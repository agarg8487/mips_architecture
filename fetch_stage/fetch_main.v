==> flow/design.v <==
module fetch_main(  
                    input reset,
                    input hold,
                    input clk,
                    input [32 : 0] instruction,
                    output reg [32 : 0] rg_instruction,
                    output reg [32 : 0] rg_pc
                );
    wire [32 : 0] wr_pc_next;
    assign wr_pc_next = rg_pc + 4;
    always @(posedge clk) begin
        if (reset == 1'b1) rg_pc <= 0;
        else if (hold  == 1'b1) rg_pc <= rg_pc;
        else rg_pc <= wr_pc_next;
    end
    always @(posedge clk) begin
        if (reset == 1'b1) rg_instruction <= 0;
        else if (hold  == 1'b1)  rg_instruction <= rg_instruction;
        else rg_instruction <= instruction;
    end
endmodule
======== From RTL to reports: fetch_main ========
The steps from the RTL of fetch_main to its reports follow in flow order.
Line numbers count from 1 in the design file above.
Operators carry their Yosys type and port widths (W data, S select, Z words).
A cell with -- has no value.
design
  design top .............................. fetch_main
  clock port .............................. clk
  standard-cell library ................... sky130hd
  timing corner ........................... tt_025C_1v80

======== Word-level counts ========
Counts by Yosys on the flattened word-level netlist (proc, flatten, opt, wreduce; memories kept). Register bits leave out memories and registers merged into their read ports (data or address); mux counts leave out enables and synchronous resets folded into registers. Print and check cells are left out. Cells with the same type and inputs are merged into one.
bit counts
  elaborated cells ........................ 3
  input bits .............................. 36
  output and inout bits ................... 66
  bits in registers ....................... 66
operators by class
  add/subtract/negate cells ............... 1
operators by type and width
  operator                 count
  $add A33 B3 Y33 const B  1

======== Depth ========
Yosys ltp: most cells in a row. Word level: on the elaborated netlist, between registers, memories and ports. Mapped: between sequential cells and ports; inverters and the memories' decode and read muxes count.
logic depth
  word-level depth ........................ 1
  ABC_AREA ................................ 0
  gate-level depth with buffers ........... 6
  gate-level depth less buffers ........... 5

======== After synthesis ========
Source: synth_stat.txt of the flow (Yosys; design flattened, memories mapped). It holds for the ABC_AREA given above (unset counts as 0); a run with the other value may have another netlist.
The area totals of this step are shown rounded.
cell types
  type                       count  area in all (um2)
  sky130_fd_sc_hd__dfxtp_1   64     1.28E+03
  sky130_fd_sc_hd__mux2i_1   34     340.326
  sky130_fd_sc_hd__nor2_1    47     176.419
  sky130_fd_sc_hd__o31ai_1   13     97.594
  sky130_fd_sc_hd__or4_1     13     97.594
  sky130_fd_sc_hd__a21oi_1   17     85.082
  sky130_fd_sc_hd__xor2_1    9      78.826
  sky130_fd_sc_hd__nand4_1   11     68.816
  sky130_fd_sc_hd__nand3_1   11     55.053
  sky130_fd_sc_hd__and4_1    6      52.55
  sky130_fd_sc_hd__clkbuf_1  9      33.782
  sky130_fd_sc_hd__nand2_1   7      26.275
  sky130_fd_sc_hd__xnor2_1   3      26.275
  sky130_fd_sc_hd__or3_1     4      25.024
  sky130_fd_sc_hd__buf_4     3      22.522
  sky130_fd_sc_hd__nand4_4   1      21.27
  sky130_fd_sc_hd__buf_2     4      20.019
  sky130_fd_sc_hd__o21ai_0   4      20.019
Not listed: further types 13, cells in them 19.
mapped netlist
  buffers ................................. 17
  synthesis area .......................... 2670 um2
  mapped cells ............................ 279
  sequential area ......................... 1280 um2
  flip-flop cells ......................... 64

======== Timing after synthesis ========
Source: OpenSTA report_checks on the synthesized netlist (no wires, ideal clock, input and output delay 20% of the period each), path of least setup slack; recovery checks are left aside. Register names are those of the netlist, which keeps one name where synthesis merged equal registers.
path post-synthesis
  path kind ............................... register -> register
  start point ............................. register rg_pc[2]
  end point ............................... register rg_pc[32]
  stages on the path ...................... 6
  launch time at the first pin ............ 0 ps
  path buffers ............................ 0
  setup time .............................. 121 ps
  path delay .............................. 1761 ps
  slack ................................... 389 ps
  data required time ...................... 2029 ps
  clock period ............................ 2150 ps
  arrival time ............................ 1640 ps
  synthesis period reached ................ 1761 ps
"path delay" = arrival - input delay + setup time.
"stages on the path" counts driving pins, that of a launching flip-flop among them; a cell with two outputs on the path counts twice.
"synthesis period reached" is the clock period less the worst setup slack; recovery checks do not enter. This is arithmetic on one report: input and output delays are still those of the set period (20% each).
The rows between start and end are the longest chain of elaborated cells between them; the timing report does not say that the signal goes this way. Where chains are equally long, one stands for them.
Each line given opens the expression or statement behind the cell; cells for indexed reads and writes are added by Yosys, which also makes memories of some case tables.
A register here has more assigning lines than the two given.
on the way, post-synthesis
  cells stage by stage .................... sky130_fd_sc_hd__dfxtp_1 sky130_fd_sc_hd__ha_1 sky130_fd_sc_hd__and4_1 sky130_fd_sc_hd__nand4_1 sky130_fd_sc_hd__nor4_1 sky130_fd_sc_hd__mux2_2
  cells in the longest elaborated chain ... 1
  elaborated cells between the ends (all ways) .. 1
  RTL lines with such cells ............... 1
  classes of those cells .................. add/sub (1)
RTL lines, path post-synthesis
  what                RTL line  source
  start: declaration  7         output reg [32 : 0] rg_pc
  start: assignment   13        else if (hold  == 1'b1) rg_pc <= rg_pc;
  start: assignment   14        else rg_pc <= wr_pc_next;
  $add A33 B3 Y33     10        assign wr_pc_next = rg_pc + 4;
  end: assignment     13
  end: assignment     14
  end: declaration    7

======== Path in the finished layout ========
Path of least setup slack in the final report of flow run 2 (OpenROAD, finished layout, wires in). Where an end is a register, its clock arrival counts in the times.
The path's times are printed in steps of 10 ps; the period is the one set.
path post-layout
  path kind ............................... register -> register
  start point ............................. register rg_pc[2]
  end point ............................... register rg_pc[30]
  data required time ...................... 1410 ps
  arrival time ............................ 1920 ps
  clock period ............................ 1140 ps
  slack ................................... -510 ps
  launch time at the first pin ............ 330 ps
  path buffers ............................ 0
  setup time .............................. 60 ps
  stages on the path ...................... 6
The rows between start and end are the longest chain of elaborated cells between them; the timing report does not say that the signal goes this way. Where chains are equally long, one stands for them.
A register here has more assigning lines than the two given.
on the way, post-layout
  cells stage by stage .................... sky130_fd_sc_hd__dfxtp_4 sky130_fd_sc_hd__ha_4 sky130_fd_sc_hd__and4_4 sky130_fd_sc_hd__nand4_1 sky130_fd_sc_hd__or4_1 sky130_fd_sc_hd__a21oi_2
  cells in the longest elaborated chain ... 1
  elaborated cells between the ends (all ways) .. 1
  RTL lines with such cells ............... 1
  classes of those cells .................. add/sub (1)
RTL lines, path post-layout
  what                RTL line  source
  start: declaration  7         output reg [32 : 0] rg_pc
  start: assignment   13        else if (hold  == 1'b1) rg_pc <= rg_pc;
  start: assignment   14        else rg_pc <= wr_pc_next;
  $add A33 B3 Y33     10        assign wr_pc_next = rg_pc + 4;
  end: assignment     13
  end: assignment     14
  end: declaration    7

# Flow runs of fetch_main

Measured data: module fetch_main, platform sky130hd, 2 stored runs of the flow under differing settings, order arbitrary. Input and output delays are each 20% of the period that was set; the output load is 0.01 pF.
"clock period reached" means the clock period less the worst setup slack. The figure is calculated, with input and output delays left at 20% of the set period.
By "worst path time" is meant the share of the clock period that the worst setup path is allowed (20% is reserved at inputs, 20% at outputs), minus its slack. Clock arrival times at its registers enter into it.
"total power after layout": no workload was simulated; the value follows from the tool's default switching activity.
"worst path time" is given in steps of 10 ps.
The measured numbers are rounded.

---- flow run 1 ----
settings
  period_ns = 1.9
  CORE_UTILIZATION = 62
  CAP_MARGIN = 20
  CORE_MARGIN = 2
  SLEW_MARGIN = 20
results
  no final report: clock tree synthesis broke off with DPL-0033

---- flow run 2 ----
settings
  period_ns = 1.14
  CORE_UTILIZATION = 30
  SETUP_SLACK_MARGIN = 0.34
  PLACE_DENSITY_LB_ADDON = 0.2
  CORE_MARGIN = 7
  CAP_MARGIN = 40
  SLEW_MARGIN = 20
results
  Yosys chip area after synthesis ......... 2670 um2
  total power after layout ................ 5.03 mW
  area of the standard cells in the finished layout .. 5160 um2
  worst hold slack in the final report .... 271 ps
  worst path time ......................... 1650 ps
  critical path kind ...................... register -> register
  post-route setup TNS .................... -10400 ps
  smallest setup slack .................... -515 ps
  clock period reached .................... 1655 ps
  die outline area ........................ 11700 um2
  utilization ............................. 59.4 %
